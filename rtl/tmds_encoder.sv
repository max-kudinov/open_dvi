==> flow/design.v <==
`default_nettype none
module tmds_encoder (
    input  var logic       clk_i,
    input  var logic       rst_i,
    input  var logic       C0,
    input  var logic       C1,
    input  var logic       DE,
    input  var logic [7:0] D,
    output var logic [9:0] q_out
);
    localparam W_CNT = 8;
    logic signed [W_CNT-1:0] cnt;
    logic signed [W_CNT-1:0] cnt_next;
    logic              [8:0] q_m;
    logic              [9:0] q_next;
    logic              [3:0] N1D;
    logic              [3:0] N1_qm;
    logic              [3:0] N0_qm;
    always_comb begin
        N1D = 4'(D[0]) + 4'(D[1]) + 4'(D[2]) + 4'(D[3])
            + 4'(D[4]) + 4'(D[5]) + 4'(D[6]) + 4'(D[7]);
        q_m[0] = D[0];
        if ((N1D > 4) || (N1D == 4 && ~D[0])) begin
            q_m[8] = 1'b0;
            for (int i = 0; i < 7; i++) begin
                q_m[i + 1] = q_m[i] ~^ D[i + 1];
            end
        end else begin
            q_m[8] = 1'b1;
            for (int i = 0; i < 7; i++) begin
                q_m[i + 1] = q_m[i] ^ D[i + 1];
            end
        end
        N1_qm = 4'(q_m[0]) + 4'(q_m[1]) + 4'(q_m[2]) + 4'(q_m[3])
              + 4'(q_m[4]) + 4'(q_m[5]) + 4'(q_m[6]) + 4'(q_m[7]);
        N0_qm = 4'(!q_m[0]) + 4'(!q_m[1]) + 4'(!q_m[2]) + 4'(!q_m[3])
              + 4'(!q_m[4]) + 4'(!q_m[5]) + 4'(!q_m[6]) + 4'(!q_m[7]);
        if (DE) begin
            if ((cnt == 0) || (N1_qm == N0_qm)) begin
                q_next[9]   = ~q_m[8];
                q_next[8]   =  q_m[8];
                q_next[7:0] =  q_m[8] ? q_m[7:0] : ~q_m[7:0];
                if (~q_m[8]) begin
                    cnt_next = cnt + W_CNT'(N0_qm) -  W_CNT'(N1_qm);
                end else begin
                    cnt_next = cnt + W_CNT'(N1_qm) - W_CNT'(N0_qm);
                end
            end else begin
                if (((cnt > 0) && (N1_qm > N0_qm)) ||
                    ((cnt < 0) && (N0_qm > N1_qm))) begin
                    q_next[9]   = 1'b1;
                    q_next[8]   = q_m[8];
                    q_next[7:0] = ~q_m[7:0];
                    cnt_next    = cnt + (W_CNT'(q_m[8]) << 1) +
                                        W_CNT'(N0_qm) - W_CNT'(N1_qm);
                end else begin
                    q_next[9]   = 1'b0;
                    q_next[8]   = q_m[8];
                    q_next[7:0] = q_m[7:0];
                    cnt_next    = cnt - (W_CNT'({~q_m[8]}) << 1) +
                                        W_CNT'(N1_qm) - W_CNT'(N0_qm);
                end
            end
        end else begin
            cnt_next = '0;
            case ({C1, C0})
                2'b00: q_next = 10'b1101010100;
                2'b01: q_next = 10'b0010101011;
                2'b10: q_next = 10'b0101010100;
                2'b11: q_next = 10'b1010101011;
            endcase
        end
    end
    always_ff @(posedge clk_i) begin
        if (rst_i) begin
            cnt <= '0;
        end else begin
            cnt <= cnt_next;
        end
    end
    always_ff @(posedge clk_i) begin
        q_out <= q_next;
    end
endmodule
`resetall
* From RTL to reports: tmds_encoder
The steps from the RTL of tmds_encoder to its reports follow in flow order. Lines are those of the file above, counted from 1. Cell names lack the library's common part. The mark - stands for no value.
Design: design top tmds_encoder, clock clk_i, cell library sky130hd, library corner tt_025C_1v80

* Elaborated design
Counts by Yosys on the flattened word-level netlist (proc, flatten, opt, wreduce; memories kept). Register bits leave out memories and registers merged into their read ports (data or address); mux counts leave out enables and synchronous resets folded into registers. Print and check cells are left out. Cells with the same type and inputs are merged into one.
Cells by class: $add $sub $neg 31, $lt $le $gt $ge 5, equality and inequality tests 5, mux-type cells 18, bitwise operators 17, reduce/logical cells 17
Operators by type and width (count):
- adder 4 x 1 -> 4 bit | 12
- 2-to-1 mux 8 bit | 6
- parallel mux 10 bit (select 4 bit) | 1
- adder 8 x 4 -> 8 bit | 4
- subtractor 8 x 4 -> 8 bit | 4
- adder 3 x 1 -> 4 bit | 3
- 2-to-1 mux 10 bit | 1
- 2-to-1 mux 1 bit | 10
- adder 2 x 1 -> 3 bit | 3
- zero test 1 bit | 8
- greater-than comparator 4 bit | 2
- greater-than comparator 8 x 1 -> 1 bit (second input constant) | 1
- less-than comparator 8 x 1 -> 1 bit (second input constant) | 1
- adder 8 x 2 -> 8 bit | 1
- subtractor 8 x 2 -> 8 bit | 1
- inverter 8 bit | 1
- zero test 8 bit | 1
- bitwise XNOR 1 bit | 7
- bitwise XOR 1 bit | 7
- adder 1 x 1 -> 2 bit | 3
- == test 2 bit (second input constant) | 2
- greater-than comparator 4 x 3 -> 1 bit (second input constant) | 1
- == test 4 x 3 -> 1 bit (second input constant) | 1
- == test 4 bit | 1
- logical AND 1 bit | 3
- logical OR 1 bit | 3
- inverter 1 bit | 2
- == test 2 x 1 -> 1 bit (second input constant) | 1
Not listed: further kinds 2, cells in them 2.
Word-level totals: register bits 18, input bits 13, output and inout bits 10, word-level cells 95

* Depth
Yosys ltp: most cells in a row. Word level: on the elaborated netlist, between registers, memories and ports. Mapped: between sequential cells and ports; inverters and the memories' decode and read muxes count.
Logic depth: depth in word-level cells 25, ABC_AREA 1, gate-level depth with buffers 38

* Synthesis result
Yosys stat after the flow's synthesis: flattened, memories mapped to cells. It holds for the ABC_AREA given above (unset counts as 0); a run with the other value may have another netlist.
Mapped netlist: cells in the netlist 508, synthesis area 3488.3 um^2, area of sequential cells 360.3 um^2, flip-flops 18, buffers 7
Cell types (count):
- ha_1 | 51
- fa_1 | 28
- nand2_1 | 111
- inv_1 | 107
- dfxtp_1 | 18
- nand3_1 | 43
- xor2_1 | 12
- o21ai_0 | 20
- a21oi_1 | 19
- nor2_1 | 22
- nand2_2 | 13
- nand4_1 | 10
- o21ai_1 | 8
- a31oi_1 | 6
- buf_6 | 3
- or2_2 | 5
- a21o_1 | 3
- inv_2 | 6
Other cell types: 17; their cells: 23.

* Worst setup path after synthesis
Source: OpenSTA report_checks on the synthesized netlist (no wires, ideal clock, input and output delay 20% of the period each), path of least setup slack; recovery checks are left aside. Register names are those of the netlist, which keeps one name where synthesis merged equal registers.
Path post-synthesis: kind in2reg, start point input port D[0], end point register cnt[7], clock period 14400 ps, external input delay 2880 ps, setup time 64 ps, time at the first pin 2880 ps, arrival 10331 ps, setup slack 4005 ps, path delay 7515 ps, stages 31, path buffers 0, synthesis period reached 10395 ps
"path delay" = arrival - input delay + setup time. "stages" counts driving pins, that of a launching flip-flop among them; a cell with two outputs on the path counts twice. "synthesis period reached" is the clock period less the worst setup slack; recovery checks do not enter. This is arithmetic on one report: input and output delays are still those of the set period (20% each). The rows between start and end are the longest chain of elaborated cells between them; the timing report does not say that the signal goes this way. Where chains are equally long, one stands for them. Each line given opens the expression or statement behind the cell; cells for indexed reads and writes are added by Yosys, which also makes memories of some case tables.
On the way, post-synthesis: cell sequence inv_1 -> fa_1 -> fa_1 -> fa_1 -> inv_1 -> ha_1 -> fa_1 -> nor2_1 -> nand2_1 -> nand2_1 -> nand2_2 -> xor2_1 -> fa_1 -> inv_1 -> fa_1 -> fa_1 -> ha_1 -> inv_1 -> fa_1 -> inv_1 -> fa_1 -> fa_1 -> inv_1 -> ha_1 -> fa_1 -> nand4_1 -> nand3_1 -> or2_2 -> a21oi_1 -> nor2_1 -> nor2_1, length of the longest elaborated chain 24, elaborated cells on any way between the ends 76, RTL lines with such cells 15, classes of those cells add/sub: 31; compare: 3; eq/ne: 2; mux: 11; logic: 15; reduce/logical: 14
RTL lines, path post-synthesis:
- start: declaration | line 8 | input  var logic [7:0] D,
- adder 1 x 1 -> 2 bit | line 20 | N1D = 4'(D[0]) + 4'(D[1]) + 4'(D[2]) + 4'(D[3])
- adder 2 x 1 -> 3 bit | line 20
- adder 3 x 1 -> 4 bit | line 20
- adder 4 x 1 -> 4 bit (4 in a row) | line 20
- == test 4 x 3 -> 1 bit | line 23 | if ((N1D > 4) || (N1D == 4 && ~D[0])) begin
- logical AND 1 bit | line 23
- logical OR 1 bit | line 23
- (+4 left out)
- adder 3 x 1 -> 4 bit | line 36 | N0_qm = 4'(!q_m[0]) + 4'(!q_m[1]) + 4'(!q_m[2]) + 4'(!q_m[3])
- adder 4 x 1 -> 4 bit (4 in a row) | line 36
- greater-than comparator 4 bit | line 49 | if (((cnt > 0) && (N1_qm > N0_qm)) ||
- logical AND 1 bit | line 49
- logical OR 1 bit | line 49
- 2-to-1 mux 8 bit | line 49
- 2-to-1 mux 8 bit | line 39 | if ((cnt == 0) || (N1_qm == N0_qm)) begin
- end: assignment | line 76 | cnt <= '0;
- end: assignment | line 78 | cnt <= cnt_next;
- end: declaration | line 12 | logic signed [W_CNT-1:0] cnt;

* Worst path after layout
Path of least setup slack in the final report of flow run A (OpenROAD, finished layout, wires in). Where an end is a register, its clock arrival counts in the times. The path's times are printed in steps of 10 ps; the period is the one set.
Path post-layout: kind in2reg, start point input port D[0], end point register cnt[7], clock period 19600 ps, external input delay 3920 ps, setup time 50 ps, time at the first pin 3920 ps, arrival 12720 ps, setup slack 7090 ps, stages 32, path buffers 1
The rows between start and end are the longest chain of elaborated cells between them; the timing report does not say that the signal goes this way. Where chains are equally long, one stands for them.
On the way, post-layout: cell sequence clkdlybuf4s50_1 -> inv_1 -> fa_1 -> fa_1 -> fa_1 -> inv_1 -> ha_1 -> fa_1 -> nor2_1 -> nand2_1 -> nand2_1 -> nand2_2 -> xnor2_1 -> fa_1 -> inv_1 -> fa_1 -> fa_1 -> ha_1 -> inv_1 -> fa_1 -> inv_1 -> fa_1 -> fa_1 -> inv_1 -> ha_1 -> fa_1 -> nand4_1 -> nand3_1 -> or2_2 -> a21oi_1 -> nor2_1 -> nor2_1, length of the longest elaborated chain 24, elaborated cells on any way between the ends 76, RTL lines with such cells 15, classes of those cells add/sub: 31; compare: 3; eq/ne: 2; mux: 11; logic: 15; reduce/logical: 14
RTL lines, path post-layout:
- start: declaration | line 8 | input  var logic [7:0] D,
- adder 1 x 1 -> 2 bit | line 20 | N1D = 4'(D[0]) + 4'(D[1]) + 4'(D[2]) + 4'(D[3])
- adder 2 x 1 -> 3 bit | line 20
- adder 3 x 1 -> 4 bit | line 20
- adder 4 x 1 -> 4 bit (4 in a row) | line 20
- == test 4 x 3 -> 1 bit | line 23 | if ((N1D > 4) || (N1D == 4 && ~D[0])) begin
- logical AND 1 bit | line 23
- logical OR 1 bit | line 23
- (+4 left out)
- adder 3 x 1 -> 4 bit | line 36 | N0_qm = 4'(!q_m[0]) + 4'(!q_m[1]) + 4'(!q_m[2]) + 4'(!q_m[3])
- adder 4 x 1 -> 4 bit (4 in a row) | line 36
- greater-than comparator 4 bit | line 49 | if (((cnt > 0) && (N1_qm > N0_qm)) ||
- logical AND 1 bit | line 49
- logical OR 1 bit | line 49
- 2-to-1 mux 8 bit | line 49
- 2-to-1 mux 8 bit | line 39 | if ((cnt == 0) || (N1_qm == N0_qm)) begin
- end: assignment | line 76 | cnt <= '0;
- end: assignment | line 78 | cnt <= cnt_next;
- end: declaration | line 12 | logic signed [W_CNT-1:0] cnt;

Settings and measured results of 2 stored flow runs for module tmds_encoder (sky130hd), not sorted in any way. The constraints put input and output delay at 20% of the set period each and load the outputs with 0.01 pF.
By "achieved clock period" is meant the clock period of the run minus its worst setup slack. This is arithmetic on one report: input and output delays are still those of the set period (20% each).
"worst setup path time" is the time allowed to the run's worst setup path (the clock period less input and output delay, where it has them) less its slack. Clock arrival times count: a late capture clock shortens it, a late launch clock lengthens it.
"worst setup path time" is known to 10 ps.
[flow run A] settings: period_ns=19.6, CORE_UTILIZATION=41, PLACE_DENSITY=0.54, TNS_END_PERCENT=85, ABC_AREA=1, GPL_TIMING_DRIVEN=0, CAP_MARGIN=10, SLEW_MARGIN=10, CORE_MARGIN=2
[flow run A] result: chip area after synthesis (Yosys) 3488.3 um^2, die area 9262.1 um^2, utilization 47.3%, worst setup slack after layout 7093 ps, total negative slack 0 ps, achieved clock period 12507 ps, worst setup path time 8590 ps, worst setup path kind in2reg
[flow run B] settings: period_ns=9.23, CORE_UTILIZATION=55, SETUP_SLACK_MARGIN=1.33, PLACE_DENSITY_LB_ADDON=0.13, CELL_PAD_IN_SITES_GLOBAL_PLACEMENT=1, CELL_PAD_IN_SITES_DETAIL_PLACEMENT=0, CTS_CLUSTER_DIAMETER=176, SLEW_MARGIN=35, MAX_ROUTING_LAYER=met4, CAP_MARGIN=20, CORE_MARGIN=2
[flow run B] result: chip area after synthesis (Yosys) 3124.2 um^2, die area 6299.6 um^2, utilization 83.9%, worst setup slack after layout -661 ps, total negative slack -1411 ps, achieved clock period 9891 ps, worst setup path time 8040 ps, worst setup path kind in2reg
