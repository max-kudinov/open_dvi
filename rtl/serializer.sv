==> flow/design.v <==
`default_nettype none
module serializer #(
    parameter DATA_W = 10
) (
    input  var logic              clk_i,
    input  var logic              rst_i,
    input  var logic [DATA_W-1:0] data_i,
    output var logic              data_o
);
    localparam CNT_MAX = DATA_W - 1;
    logic [DATA_W-1:0] shift_reg;
    logic [       3:0] cnt;
    logic              load;
    assign load = cnt == CNT_MAX;
    always_ff @(posedge clk_i) begin
        if (rst_i) begin
            cnt <= '0;
        end else if (load) begin
            cnt <= '0;
        end else begin
            cnt <= cnt + 1'b1;
        end
    end
    always_ff @(posedge clk_i) begin
        if (rst_i) begin
            shift_reg <= '0;
        end else if (load) begin
            shift_reg <= data_i;
        end else begin
            shift_reg <= { 1'b0, shift_reg[DATA_W-1:1] };
        end
    end
    assign data_o = shift_reg[0];
endmodule
`resetall
Step by step through the tools: serializer

Tool output for the design above, in the order of the flow.
Line numbers count from 1 in the design file above.
A cell with n/a has no value.

Top: serializer
Clock input: clk_i
Library: sky130hd
Timing corner: tt_025C_1v80

Word-level counts

Counts by Yosys on the flattened word-level netlist (proc, flatten, opt, wreduce; memories kept). Register bits leave out memories and registers merged into their read ports (data or address); mux counts leave out enables and synchronous resets folded into registers. Print and check cells are left out. Cells with the same type and inputs are merged into one.

Mux-type cells: 1
Equality and inequality tests: 1
Add/subtract/negate cells: 1
Reduce/logical cells: 2
Bitwise operators: 1

Operator list:

| operator                                     | number |
| two-way mux 9 bit                            | 1 |
| OR reduction 2 bit                           | 2 |
| adder 4 x 1 -> 4 bit (second input constant) | 1 |
| == test 4 bit (second input constant)        | 1 |
| NOT 1 bit                                    | 1 |

Output and inout bits: 1
Flip-flop bits (word level): 14
Elaborated cells: 9
Bits of input ports: 12

Longest topological paths

Depth = most cells in a row (Yosys ltp): at word level without a register or memory, in the mapped netlist without a sequential cell, where the memories' decode and read muxes count.

Word-level depth: 3
ABC_AREA: 0
Depth in mapped cells: 6
Gate-level depth less buffers: 5

After synthesis

The flow's flattened synthesis, as Yosys stat reports it; memories are mapped. The netlist is that of the ABC_AREA named above (0 if unset); the other value can give another one.
The area totals of this step are shown rounded.

Mapped area: 553.0 um2
Flip-flops: 14
Standard cells after synthesis: 52
Buffers: 2
Sequential area: 280.3 um2

Cells by type:

| type                      | number | total area (um2) |
| sky130_fd_sc_hd__dfxtp_1  | 14     | 280.269 |
| sky130_fd_sc_hd__mux2i_1  | 9      | 90.086 |
| sky130_fd_sc_hd__nor2_1   | 11     | 41.29 |
| sky130_fd_sc_hd__ha_1     | 2      | 25.024 |
| sky130_fd_sc_hd__buf_12   | 1      | 20.019 |
| sky130_fd_sc_hd__nand3b_4 | 1      | 20.019 |
| sky130_fd_sc_hd__nand2_1  | 3      | 11.261 |
| sky130_fd_sc_hd__nor3_1   | 2      | 10.01 |
| sky130_fd_sc_hd__nand4b_1 | 1      | 8.758 |
| sky130_fd_sc_hd__nand3b_1 | 1      | 7.507 |
| sky130_fd_sc_hd__nor3b_1  | 1      | 7.507 |
| sky130_fd_sc_hd__or2b_1   | 1      | 7.507 |
| sky130_fd_sc_hd__a31oi_1  | 1      | 6.256 |
| sky130_fd_sc_hd__a21oi_1  | 1      | 5.005 |
| sky130_fd_sc_hd__nand3_1  | 1      | 5.005 |
| sky130_fd_sc_hd__clkbuf_1 | 1      | 3.754 |
| sky130_fd_sc_hd__inv_1    | 1      | 3.754 |

Path before layout

Source: OpenSTA report_checks on the synthesized netlist (no wires, ideal clock, input and output delay 20% of the period each), path of least setup slack; recovery checks are left aside. Register names are those of the netlist, which keeps one name where synthesis merged equal registers.

Path type: register -> register
Start point: register cnt[1]
End point: register shift_reg[0]
Required time: 1.282 ns
Buffers on the path: 1
Setup slack: 0.243 ns
Clock period: 1.41 ns
Path delay: 1.167 ns
Stages on the path: 7
Library setup time: 0.128 ns
Arrival time: 1.039 ns
Time at the first pin: 0.000 ns
Synthesis period reached: 1.167 ns

"path delay" is the arrival time less input delay plus setup time.
"stages on the path": output pins that drive a net of the path, with the launching flip-flop's if there is one; two outputs of one cell count as two.
"synthesis period reached" = period - worst setup slack (recovery checks aside). The figure is calculated, with input and output delays left at 20% of the set period.
Between the ends stands the longest chain of elaborated cells between them, by number of cells; it is not shown to be the way that was timed. Of several equally long chains one is given.
Each line given opens the expression or statement behind the cell; cells for indexed reads and writes are added by Yosys, which also makes memories of some case tables.
A register here has more assigning lines than the two given.

Path through: sky130_fd_sc_hd__dfxtp_1 -> sky130_fd_sc_hd__inv_1 -> sky130_fd_sc_hd__ha_1 -> sky130_fd_sc_hd__nand3b_4 -> sky130_fd_sc_hd__buf_12 -> sky130_fd_sc_hd__mux2i_1 -> sky130_fd_sc_hd__nor2_1
Length of the longest elaborated chain: 2
Elaborated cells on any way between the ends: 2
Source lines of those cells: 2
Classes of those cells: 1 x eq/ne; 1 x mux

RTL lines, path post-synthesis:

| what              | line | source |
| start, declared   | 12   | `logic [       3:0] cnt;` |
| start, assigned   | 17   | `cnt <= '0;` |
| start, assigned   | 21   | `cnt <= cnt + 1'b1;` |
| == test 4 bit     | 14   | `assign load = cnt == CNT_MAX;` |
| two-way mux 9 bit | 27   | `end else if (load) begin` |
| end, assigned     | 28   | `shift_reg <= data_i;` |
| end, assigned     | 30   | `shift_reg <= { 1'b0, shift_reg[DATA_W-1:1] };` |
| end, declared     | 11   | `logic [DATA_W-1:0] shift_reg;` |

Timing after layout

Path of least setup slack in the final report of run B (OpenROAD, finished layout, wires in). Where an end is a register, its clock arrival counts in the times.

Path type: register -> register
Start point: register cnt[1]
End point: register shift_reg[2]
Clock period: 1.25 ns
Buffers on the path: 0
Library setup time: 0.10 ns
Arrival time: 1.34 ns
Setup slack: 0.10 ns
Required time: 1.44 ns
Time at the first pin: 0.29 ns
Stages on the path: 6

Between the ends stands the longest chain of elaborated cells between them, by number of cells; it is not shown to be the way that was timed. Of several equally long chains one is given.
A register here has more assigning lines than the two given.

Path through: sky130_fd_sc_hd__dfxtp_1 -> sky130_fd_sc_hd__inv_1 -> sky130_fd_sc_hd__ha_2 -> sky130_fd_sc_hd__nand3b_4 -> sky130_fd_sc_hd__mux2i_1 -> sky130_fd_sc_hd__nor2_1
Length of the longest elaborated chain: 2
Elaborated cells on any way between the ends: 2
Source lines of those cells: 2
Classes of those cells: 1 x eq/ne; 1 x mux

RTL lines, path after layout:

| what              | line | source |
| start, declared   | 12   | `logic [       3:0] cnt;` |
| start, assigned   | 17   | `cnt <= '0;` |
| start, assigned   | 21   | `cnt <= cnt + 1'b1;` |
| == test 4 bit     | 14   | `assign load = cnt == CNT_MAX;` |
| two-way mux 9 bit | 27   | `end else if (load) begin` |
| end, assigned     | 28   | `shift_reg <= data_i;` |
| end, assigned     | 30   | `shift_reg <= { 1'b0, shift_reg[DATA_W-1:1] };` |
| end, declared     | 11   | `logic [DATA_W-1:0] shift_reg;` |

Add stored flow runs of serializer

Measured data: module serializer, platform sky130hd, 2 stored runs of the flow under differing settings, order arbitrary. Input and output delays are each 20% of the period that was set; the output load is 0.01 pF.
"period reached": clock period set for the run, less the worst setup slack. It is reckoned from that one timing run; input and output delays stay at 20% of the period that was set.
"critical setup path time": the worst setup path's part of the clock period (all of it between registers, 20% less for each end at a port) less its slack. A launch clock that arrives late makes it longer, a capture clock that arrives late makes it shorter.
"power consumption": no workload was simulated; the value follows from the tool's default switching activity.
The results are shown rounded.
Settings: n/a = not set for that run.
Results: n/a = not shown.

| setting or result                            | run A | run B                |
| period_ns                                    | 1.85  | 1.25                 |
| CORE_UTILIZATION                             | 63    | 25                   |
| SETUP_SLACK_MARGIN                           | 0.09  | n/a                  |
| PLACE_DENSITY_LB_ADDON                       | 0.27  | n/a                  |
| CELL_PAD_IN_SITES_GLOBAL_PLACEMENT           | 0     | 0                    |
| TNS_END_PERCENT                              | 80    | 80                   |
| MIN_ROUTING_LAYER                            | met1  | n/a                  |
| CAP_MARGIN                                   | 20    | 20                   |
| CORE_MARGIN                                  | 2     | 2                    |
| SLEW_MARGIN                                  | 20    | 20                   |
| PLACE_DENSITY                                | n/a   | 0.77                 |
| CTS_CLUSTER_SIZE                             | n/a   | 22                   |
| MAX_ROUTING_LAYER                            | n/a   | met5                 |
| critical setup path time (ns)                | n/a   | 1.15                 |
| worst setup path type                        | n/a   | register -> register |
| period reached (ns)                          | n/a   | 1.154                |
| power consumption (mW)                       | n/a   | 0.8808               |
| worst setup slack after layout (ns)          | n/a   | 0.096                |
| post-route worst hold slack (ns)             | n/a   | 0.477                |
| die size (um2)                               | n/a   | 2605                 |
| total negative slack on setup checks (ns)    | n/a   | 0.000                |
| final utilization (%)                        | n/a   | 35.8                 |
| chip area in the Yosys report (um2)          | n/a   | 553.0                |
| standard-cell area of the final layout (um2) | n/a   | 769.5                |

Run A: stopped before the end: floorplanning reported PDN-0185
