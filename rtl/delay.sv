==> flow/design.v <==
`default_nettype none
module delay #(
    parameter WIDTH    = 8,
    parameter N_CYCLES = 8
) (
    input  var logic             clk_i,
    input  var logic             rst_i,
    input  var logic [WIDTH-1:0] data_i,
    output var logic [WIDTH-1:0] data_o
);
    localparam W_PTR   = $clog2(N_CYCLES);
    localparam MAX_PTR = N_CYCLES - 1;
    if (N_CYCLES == '0) begin : bypass_gen
        assign data_o = data_i;
    end else if (N_CYCLES == 1) begin: single_ff_gen
        always_ff @(posedge clk_i)
            data_o <= data_i;
    end else begin : ring_buf_gen
        logic [WIDTH-1:0] mem [N_CYCLES];
        logic [W_PTR-1:0] ptr;
        always_ff @(posedge clk_i)
            if (rst_i)
                ptr <= '0;
            else
                ptr <= (ptr == MAX_PTR) ? '0 : ptr + 1'b1;
        always_ff @(posedge clk_i)
            mem[ptr] <= data_i;
        assign data_o = mem[ptr];
    end
endmodule
`resetall
== From RTL to reports: delay ==
The steps from the RTL of delay to its reports follow in flow order.
Lines are those of the file above, counted from 1.
Operators: Yosys type, input widths -> output width; for muxes data width and select width s.
Cell names lack the library's common part.
Not given: --
Set-up
  top module: delay
  clock: clk_i
  standard-cell library: sky130hd
  corner: tt_025C_1v80

== Word-level counts ==
Yosys after proc, flatten, opt, wreduce and memory -nomap, before mapping. Print and check cells are not counted. Equal cells are merged and count once.
Memory sizes are those after Yosys's memory passes, which may raise the word count (mostly to a power of two), join words into wider ones and drop unused or constant bits.
Word-level totals
  bits in registers: 3
  memory bits (writable): 64
  clocked read ports x word width: 8
  memory cells: 1
  output and inout port bits: 8
  word-level cells: 6
Memories
  genblk1.ring_buf_gen.mem: words 8, width 8, read ports 1, write ports 1, RTL line 19  | logic [WIDTH-1:0] mem [N_CYCLES];
Operators by class
  add/subtract/negate cells: 1
  equal/unequal tests: 1
  muxes and demuxes: 1
  reductions and logical operators: 1
Operators with widths (count)
  $add 3x1->3 const B: 1
  $eq 3x3->1 const B: 1
  $mux 3: 1
  $reduce_or 2->1: 1

== Longest topological paths ==
Depth = most cells in a row (Yosys ltp): at word level without a register or memory, in the mapped netlist without a sequential cell, where the memories' decode and read muxes count.
Logic depth
  word-level depth: 3
  ABC_AREA: 0
  gate-level depth with buffers: 5
  mapped depth without buffers: 3

== Netlist ==
Source: synth_stat.txt of the flow (Yosys; design flattened, memories mapped). It holds for the ABC_AREA given above (unset counts as 0); a run with the other value may have another netlist.
Synthesis totals
  standard cells after synthesis: 129
  chip area (Yosys): 2613.8 µm²
  area of sequential cells: 1981.9 µm²
  flip-flop cells: 67
  buffer cells: 8
Cells by type
  edfxtp_1: count 64, area in all 1.92E+03 µm²
  mux4_2: count 10, area in all 225.216 µm²
  mux2_2: count 7, area in all 78.826 µm²
  dfxtp_1: count 3, area in all 60.058 µm²
  mux4_1: count 2, area in all 52.55 µm²
  nor3b_1: count 5, area in all 37.536 µm²
  buf_2: count 5, area in all 25.024 µm²
  ha_1: count 2, area in all 25.024 µm²
  nand2_1: count 6, area in all 22.522 µm²
  and3_1: count 3, area in all 18.768 µm²
  and3b_1: count 2, area in all 17.517 µm²
  nor3_1: count 3, area in all 15.014 µm²
  buf_6: count 1, area in all 11.261 µm²
  and4b_1: count 1, area in all 10.01 µm²
  mux2i_1: count 1, area in all 10.01 µm²
  a221oi_1: count 1, area in all 8.758 µm²
  o221ai_1: count 1, area in all 8.758 µm²
  a211oi_1: count 1, area in all 7.507 µm²
Not listed: further types 11, cells in them 11.

== Worst setup path after synthesis ==
OpenSTA on the mapped netlist: ideal clock, no wires. The path of least setup slack (recovery checks aside). Input and output delay are each 20% of the period. Register names are those of the netlist, which keeps one name where synthesis merged equal registers.
Timing after synthesis
  path kind: reg-to-reg
  start: register genblk1.ring_buf_gen.ptr[2]
  end: memory genblk1.ring_buf_gen.mem[4][0]
  period: 1.96 ns
  launch time at the first pin: 0.000 ns
  arrival time: 1.567 ns
  setup slack: 0.007 ns
  delay of the path: 1.952 ns
  stages on the path: 5
  path buffers: 3
  synthesis period reached: 1.953 ns
"delay of the path" = arrival - input delay + setup time.
"stages on the path" counts driving pins, that of a launching flip-flop among them; a cell with two outputs on the path counts twice.
"synthesis period reached" is the clock period less the worst setup slack; recovery checks do not enter. This is arithmetic on one report: input and output delays are still those of the set period (20% each).
Between the ends, after synthesis
  path through: dfxtp_1 buf_2 buf_2 buf_2 nor3b_1
  cells in the longest elaborated chain: 0
  elaborated cells on any way between the ends: 0
  RTL lines with such cells: 0
Ends and longest elaborated chain, after synthesis
  start: declaration: RTL line 20  | logic [W_PTR-1:0] ptr;
  start: assignment: RTL line 23  | ptr <= '0;
  start: assignment: RTL line 25  | ptr <= (ptr == MAX_PTR) ? '0 : ptr + 1'b1;
  end: declaration: RTL line 19  | logic [WIDTH-1:0] mem [N_CYCLES];

== Timing after layout ==
From the final timing report of stored run 1: the path of least setup slack in the routed layout; clock arrival at registers is part of the times.
Timing post-layout
  path kind: reg-to-output
  start: register (no name shown)
  end: output port data_o[1]
  period: 2.19 ns
  external output delay: 0.44 ns
  launch time at the first pin: 0.33 ns
  arrival time: 1.77 ns
  setup slack: -0.02 ns
  stages on the path: 5
  path buffers: 2
Between the ends, post-layout
  path through: dfxtp_4 buf_12 mux4_2 mux2_4 buf_6
Ends and longest elaborated chain, post-layout
  end: declaration: RTL line 9  | output var logic [WIDTH-1:0] data_o
No chain of elaborated cells between the ends is given.

Ticket comment

Below are 2 stored runs of the flow (Yosys, OpenROAD; platform sky130hd) on delay, each with its settings and what was measured, unordered. Constraints: input delay and output delay 20% of the set period each, output load 0.01 pF.
By "achieved clock period (ns)" is meant the clock period of the run minus its worst setup slack. This is arithmetic on one report: input and output delays are still those of the set period (20% each).
"worst setup path time (ns)" is the time allowed to the run's worst setup path (the clock period less input and output delay, where it has them) less its slack. Clock arrival times count: a late capture clock shortens it, a late launch clock lengthens it.
"finish__power__total" is the tool's figure for a default switching activity; nothing was simulated.

Flow files of stored run 1
==> flow/run.sh <==
#!/bin/bash
# the make line also repeats the synthesis and layout settings of config.mk as NAME=value (left out here)
make -C /OpenROAD-flow-scripts/flow DESIGN_CONFIG=/design/flow/config.mk WORK_HOME=/design/flow/orfs CLKGATE_MAP_FILE= finish
==> flow/config.mk <==
export PLATFORM = sky130hd
export DESIGN_NAME = delay
export DESIGN_NICKNAME = delay
export VERILOG_FILES = /design/flow/design.v
export SDC_FILE = /design/flow/constraint.sdc
export NUM_CORES = 4
export LEC_CHECK = 0
export CAP_MARGIN = 5
export CELL_PAD_IN_SITES_DETAIL_PLACEMENT = 2
export CORE_ASPECT_RATIO = 0.53
export CORE_MARGIN = 2
export CORE_UTILIZATION = 41
export GPL_TIMING_DRIVEN = 0
export HOLD_SLACK_MARGIN = -0.05
export MIN_ROUTING_LAYER = met2
export PLACE_DENSITY_LB_ADDON = 0.13
export SLEW_MARGIN = 20
export TNS_END_PERCENT = 5
==> flow/constraint.sdc <==
create_clock -name core_clock -period 2.19 [get_ports {clk_i}]
set_input_delay 0.4380 -clock core_clock [delete_from_list [all_inputs] [get_ports {clk_i}]]
set_output_delay 0.4380 -clock core_clock [all_outputs]
set_load 0.01 [all_outputs]

report of stored run 1
yosys chip area after synthesis (um^2): 2613.8
finish__design__die__area: 7062.1
finish__design__instance__area__stdcell: 3357.0
finish__design__instance__utilization: 0.5391
finish__timing__setup__ws: -0.023
finish__timing__setup__tns: -0.046
finish__timing__hold__ws: 0.646
finish__power__total: 3.167e-03
achieved clock period (ns): 2.213
worst setup path time (ns): 1.77
worst setup path kind: reg-to-output

Flow files of stored run 2
==> flow/run.sh <==
#!/bin/bash
# the make line also repeats the synthesis and layout settings of config.mk as NAME=value (left out here)
make -C /OpenROAD-flow-scripts/flow DESIGN_CONFIG=/design/flow/config.mk WORK_HOME=/design/flow/orfs CLKGATE_MAP_FILE= finish
==> flow/config.mk <==
export PLATFORM = sky130hd
export DESIGN_NAME = delay
export DESIGN_NICKNAME = delay
export VERILOG_FILES = /design/flow/design.v
export SDC_FILE = /design/flow/constraint.sdc
export NUM_CORES = 4
export LEC_CHECK = 0
export CAP_MARGIN = 20
export CORE_MARGIN = 5
export CORE_UTILIZATION = 34
export CTS_CLUSTER_DIAMETER = 179
export GPL_ROUTABILITY_DRIVEN = 0
export GPL_TIMING_DRIVEN = 1
export HOLD_SLACK_MARGIN = 0.24
export PLACE_DENSITY_LB_ADDON = 0.21
export SETUP_SLACK_MARGIN = 0.26
export SLEW_MARGIN = 20
export TNS_END_PERCENT = 70
==> flow/constraint.sdc <==
create_clock -name core_clock -period 1.73 [get_ports {clk_i}]
set_input_delay 0.3460 -clock core_clock [delete_from_list [all_inputs] [get_ports {clk_i}]]
set_output_delay 0.3460 -clock core_clock [all_outputs]
set_load 0.01 [all_outputs]

report of stored run 2
yosys chip area after synthesis (um^2): 2613.8
finish__design__die__area: 9541.4
finish__design__instance__area__stdcell: 3667.3
finish__design__instance__utilization: 0.4821
finish__timing__setup__ws: -0.345
finish__timing__setup__tns: -2.492
finish__timing__hold__ws: 0.652
finish__power__total: 3.562e-03
achieved clock period (ns): 2.075
worst setup path time (ns): 1.73
worst setup path kind: reg-to-output
